==> flow/design.v <==
`timescale 1ns / 1ps
module BCD(freq,thous,hunds,tens,ones);
    input [15:0] freq;  
    output [3:0] thous;  
    output [3:0] hunds;  
    output [3:0] tens;  
    output [3:0] ones;  
    integer i; 
    reg [3:0] thous_temp;  
    reg [3:0] hunds_temp;  
    reg [3:0] tens_temp;  
    reg [3:0] ones_temp;  
    always @(freq)
    begin 
        thous_temp=0;  
        hunds_temp=0;  
        tens_temp=0;  
        ones_temp=0;  
        for (i=0; i <= 15; i = i+1)
        begin
            if (thous_temp > 4)
                thous_temp <= thous_temp + 3;
            if (hunds_temp > 4)
                hunds_temp <= hunds_temp + 3;
            if (tens_temp > 4)
                tens_temp <= tens_temp + 3;
            if (ones_temp > 4)
                ones_temp <= ones_temp + 3;
            thous_temp = thous_temp << 1;
                thous_temp[0] = hunds_temp[3];
            hunds_temp = hunds_temp << 1;
                hunds_temp[0] = tens_temp[3];
            tens_temp = tens_temp << 1;
                tens_temp[0] = ones_temp[3];
            ones_temp = ones_temp << 1;
                ones_temp[0] = freq[i];
        end
    end
    assign thous = thous_temp;
    assign hunds = hunds_temp;
    assign tens = tens_temp;
    assign ones = ones_temp;
endmodule
`timescale 1ns / 1ps
module InputFreq(clk,Infreq,freq);
    input clk;  
    input Infreq;  
    output wire [15:0] freq;  
    (* keep = "true" *)reg [31:0] counter = 0;
    (* keep = "true" *)reg [15:0] freq_temp = 0; 
    (* keep = "true" *)reg edge_check = 0; 
    always @(posedge clk)
    begin
            if (counter <= 100000000)
              begin
                counter = counter + 1;                 
                  if (!edge_check & Infreq)
                  begin
                        freq_temp <= freq_temp + 1;
                  end
               end 
            else
                begin
                      counter <= 0; 
                      freq_temp <= 0; 
                 end    
             edge_check = Infreq;     
    end
    assign freq = freq_temp + freq_temp;
endmodule
`timescale 1ns / 1ps
module SevenSegDisplay(
   input clk, reset, Infreq,
   output a, b, c, d, e, f, g, dp,  
   output [3:0] enable  
);
    localparam B = 21;  
    (* keep = "true" *)reg [B-1:0] count = 0;
    wire [15:0] freq;
    wire [3:0] thous,hunds, tens, ones; 
    InputFreq InputFreq(clk,Infreq,freq);  
    BCD BCD(freq,thous,hunds,tens,ones);  
    always @(posedge clk)
    begin
        if (reset)
           count <= 0;
        else
           count <= count + 1;
    end
    reg [6:0]sseg;  
    reg [3:0]enable_temp = 0;  
    always @ (*)
     begin
      case(count[B-1:B-2])  
       2'b00 :   
        begin
         sseg = ones;
         enable_temp = 4'b1110;
        end
       2'b01:   
        begin
         sseg = tens;
         enable_temp = 4'b1101;
        end
       2'b10:   
        begin
         sseg = hunds;
         enable_temp = 4'b1011;
        end
       2'b11:   
        begin
         sseg = thous;
         enable_temp = 4'b0111;
        end
      endcase
     end
     assign enable = enable_temp; 
    reg [6:0] sseg_temp;  
    always @ (*)
     begin
      case(sseg)
       4'b0000 : sseg_temp = 7'b1000000;  
       4'b0001 : sseg_temp = 7'b1111001;  
       4'b0010 : sseg_temp = 7'b0100100;  
       4'b0011 : sseg_temp = 7'b0110000;  
       4'b0100 : sseg_temp = 7'b0011001;  
       4'b0101 : sseg_temp = 7'b0010010;  
       4'b0110 : sseg_temp = 7'b0000010;  
       4'b0111 : sseg_temp = 7'b1111000;  
       4'b1000 : sseg_temp = 7'b0000000;  
       4'b1001 : sseg_temp = 7'b0010000;  
       default : sseg_temp = 7'b1000000;
      endcase
     end
    assign {g, f, e, d, c, b, a} = sseg_temp;  
    assign dp = 1'b1;  
endmodule
== From RTL to reports: SevenSegDisplay ==
The steps from the RTL of SevenSegDisplay to its reports follow in flow order.
Line numbers count from 1 in the design file above.
Operators: Yosys type, input widths -> output width; for muxes data width and select width s.
Cell names lack the library's common part.
Not given: n/a

* Design top: SevenSegDisplay
* Clock: clk
* Standard-cell library: sky130hd
* Library corner: tt_025C_1v80

== Word-level counts ==
Source: Yosys, flattened and elaborated, memories not mapped. Widths are those after wreduce; folded enables and synchronous resets count as part of the registers. Registers that Yosys merges into a memory's read port (data or address) are not register bits. Print and check cells do not count. Equal cells are merged and count once.
Yosys's memory passes give these memory sizes; they may raise the number of words (mostly to a power of two), join words into wider ones and drop unused or constant bits.

* Register bits after elaboration: 70
* Bits in read-only memories: 112
* Memories kept: 1
* Output and inout port bits: 12

* Add/sub/neg operators: 4
* $lt $le $gt $ge: 1
* Equality and inequality tests: 3
* Multiplexer cells: 3
* Bitwise logic cells: 1
* Reductions and logical operators: 3

{| class="wikitable"
|+ Memories
! memory !! depth !! width !! read ports !! write ports !! line !! text
|-
| (no name shown) || 16 || 7 || 1 || 0 || 121 || <nowiki>case(sseg)</nowiki>
|}

{| class="wikitable"
|+ Operators by type and width
! cell !! count
|-
| $add 32x1->32 const B || 1
|-
| $le 32x27->1 const B || 1
|-
| $pmux 7 s4 || 1
|-
| $add 21x1->21 const B || 1
|-
| $add 16x1->16 const B || 1
|-
| $add 16x16->16 || 1
|-
| $pmux 4 s4 || 1
|-
| $mux 7 || 1
|-
| $eq 2x2->1 const B || 2
|-
| $logic_not 3->1 || 1
|-
| $eq 2x1->1 const B || 1
|-
| $logic_not 2->1 || 1
|-
| $and 1x1->1 || 1
|-
| $logic_not 1->1 || 1
|}

== Longest topological paths ==
Yosys ltp: most cells in a row. Word level: on the elaborated netlist, between registers, memories and ports. Mapped: between sequential cells and ports; inverters and the memories' decode and read muxes count.

* Depth in word-level cells: 4
* ABC_AREA: 0
* Gate-level depth with buffers: 9

== Mapped cells and area ==
Source: synth_stat.txt of the flow (Yosys; design flattened, memories mapped). It holds for the ABC_AREA given above (unset counts as 0); a run with the other value may have another netlist.
The area totals of this step are shown rounded.

* Cell count: 364
* Synthesis area: 3,390 um^2
* Flip-flops: 70
* Buffers: 14

{| class="wikitable"
|+ Cell types
! type !! count
|-
| dfxtp_1 || 70
|-
| xor2_1 || 33
|-
| nor2_2 || 39
|-
| xnor2_1 || 21
|-
| nand3_1 || 22
|-
| ha_1 || 8
|-
| nor2_1 || 26
|-
| nand4_1 || 14
|-
| nand2_1 || 21
|-
| mux2i_1 || 7
|-
| and4_1 || 7
|-
| buf_6 || 4
|-
| inv_1 || 12
|-
| mux4_2 || 2
|-
| nor3_1 || 8
|-
| nor4_2 || 3
|-
| a21oi_1 || 7
|-
| and2_1 || 5
|}

Other cell types: 28; their cells: 55.
By module: a second synthesis without flattening, with its own total; a netlist apart from the flattened one above.

* Cell total of the unflattened synthesis: 414
* Area (unflattened synthesis): 3,600 um^2

Each row is one instance without its submodules.

{| class="wikitable"
|+ By module
! module !! instances !! cells !! area (um^2) !! seq. area (um^2)
|-
| InputFreq || 1 || 256 || 2,250 || 981
|-
| SevenSegDisplay || 1 || 142 || 1,230 || 420
|-
| BCD || 1 || 16 || 120 || 0.0
|}

== Path before layout ==
Source: OpenSTA report_checks on the synthesized netlist (no wires, ideal clock, input and output delay 20% of the period each), path of least setup slack; recovery checks are left aside. Register names are those of the netlist, which keeps one name where synthesis merged equal registers.

* Path type: reg-to-output
* From: register count[20]
* To: output port d
* Period: 2,250 ps
* External output delay: 450 ps
* Time at the first pin: 0 ps
* Data arrival time: 1,734 ps
* Setup slack: 66 ps
* Delay of the path: 1,734 ps
* Stages: 7
* Synthesis period reached: 2,184 ps

"delay of the path" is the arrival time less input delay plus setup time.
A path that ends at an output port has no setup time.
"stages" counts driving pins, that of a launching flip-flop among them; a cell with two outputs on the path counts twice.
"synthesis period reached" is the clock period less the worst setup slack; recovery checks do not enter. This is arithmetic on one report: input and output delays are still those of the set period (20% each).
The rows between start and end are the longest chain of elaborated cells between them; the timing report does not say that the signal goes this way. Where chains are equally long, one stands for them.
A line is the first line of the expression or statement that the cell stems from. Yosys adds cells for indexed reads and writes and turns some case tables into memories.
The chain passes a memory read, where the word-level depth is cut; so it can be longer than that depth.

* Cells stage by stage: dfxtp_1 -> buf_2 -> mux4_2 -> inv_1 -> ha_1 -> nand2b_1 -> a21oi_1
* Length of the longest elaborated chain: 4

{| class="wikitable"
|+ RTL lines, path post-synthesis
! item !! line !! text
|-
| from (decl) || 78 || <nowiki>(* keep = "true" *)reg [B-1:0] count = 0;</nowiki>
|-
| from (assign) || 86 || <nowiki>count <= 0;</nowiki>
|-
| from (assign) || 88 || <nowiki>count <= count + 1;</nowiki>
|-
| $eq 2x2->1 || 94 || <nowiki>case(count[B-1:B-2])</nowiki>
|-
| $pmux 7 s4 || 94 ||
|-
| $mem_v2 16x7 || 121 || <nowiki>case(sseg)</nowiki>
|-
| $mux 7 || 121 ||
|-
| to (decl) || 74 || <nowiki>output a, b, c, d, e, f, g, dp,</nowiki>
|}

== Path in the finished layout ==
From the final timing report of job 2: the path of least setup slack in the routed layout; clock arrival at registers is part of the times.
The report prints the path's times to 10 ps; the period is as set.

* Path type: reg-to-output
* From: register count[20]
* To: output port e
* Period: 2,950 ps
* External output delay: 590 ps
* Time at the first pin: 330 ps
* Data arrival time: 2,080 ps
* Setup slack: 280 ps
* Stages: 6

The rows between start and end are the longest chain of elaborated cells between them; the timing report does not say that the signal goes this way. Where chains are equally long, one stands for them.
The chain passes a memory read, where the word-level depth is cut; so it can be longer than that depth.

* Cells stage by stage: dfxtp_2 -> buf_4 -> mux4_2 -> nand2b_1 -> mux2i_1 -> dlygate4sd2_1
* Length of the longest elaborated chain: 4

{| class="wikitable"
|+ RTL lines, path post-layout
! item !! line !! text
|-
| from (decl) || 78 || <nowiki>(* keep = "true" *)reg [B-1:0] count = 0;</nowiki>
|-
| from (assign) || 86 || <nowiki>count <= 0;</nowiki>
|-
| from (assign) || 88 || <nowiki>count <= count + 1;</nowiki>
|-
| $eq 2x2->1 || 94 || <nowiki>case(count[B-1:B-2])</nowiki>
|-
| $pmux 7 s4 || 94 ||
|-
| $mem_v2 16x7 || 121 || <nowiki>case(sseg)</nowiki>
|-
| $mux 7 || 121 ||
|-
| to (decl) || 74 || <nowiki>output a, b, c, d, e, f, g, dp,</nowiki>
|}

Ticket comment

Measured data: module SevenSegDisplay, platform sky130hd, 2 stored runs of the flow under differing settings, order arbitrary. Input and output delays are each 20% of the period that was set; the output load is 0.01 pF.
"clock period reached" means the clock period less the worst setup slack. The figure is calculated, with input and output delays left at 20% of the set period.
"worst path time" is the time allowed to the run's worst setup path (the clock period less input and output delay, where it has them) less its slack. Clock arrival times count: a late capture clock shortens it, a late launch clock lengthens it.
"worst path time" is given in steps of 10 ps.
Results are given in rounded form.

=== Job 1 ===
{| class="wikitable"
! Setting !! Value
|-
| period_ns || 1.47
|-
| CORE_UTILIZATION || 64
|-
| SETUP_SLACK_MARGIN || 0.31
|-
| PLACE_DENSITY_LB_ADDON || 0.04
|-
| CORE_MARGIN || 8
|-
| CELL_PAD_IN_SITES_DETAIL_PLACEMENT || 1
|-
| GPL_ROUTABILITY_DRIVEN || 0
|-
| CTS_CLUSTER_DIAMETER || 341
|-
| CAP_MARGIN || 20
|-
| MIN_ROUTING_LAYER || met1
|-
| MAX_ROUTING_LAYER || met4
|-
| SLEW_MARGIN || 20
|}
Not finished: placement ended with error DPL-0033.

=== Job 2 ===
{| class="wikitable"
! Setting !! Value
|-
| period_ns || 2.95
|-
| CORE_UTILIZATION || 28
|-
| SETUP_SLACK_MARGIN || 0.19
|-
| PLACE_DENSITY_LB_ADDON || 0.1
|-
| CORE_ASPECT_RATIO || 1.17
|-
| CELL_PAD_IN_SITES_GLOBAL_PLACEMENT || 2
|-
| ABC_AREA || 0
|-
| GPL_ROUTABILITY_DRIVEN || 1
|-
| CTS_CLUSTER_SIZE || 76
|-
| CTS_CLUSTER_DIAMETER || 256
|-
| MAX_ROUTING_LAYER || met4
|-
| CAP_MARGIN || 20
|-
| CORE_MARGIN || 2
|-
| SLEW_MARGIN || 20
|-
! Result !! Value
|-
| Post-layout utilization || 0.338
|-
| Lowest setup slack || 276 ps
|-
| Worst path time || 2,080 ps
|-
| Type of the worst setup path || reg-to-output
|-
| Synthesis area || 3,390 um^2
|-
| Area inside the die boundary || 12,800 um^2
|-
| Clock period reached || 2,674 ps
|-
| Setup total negative slack || 0 ps
|}
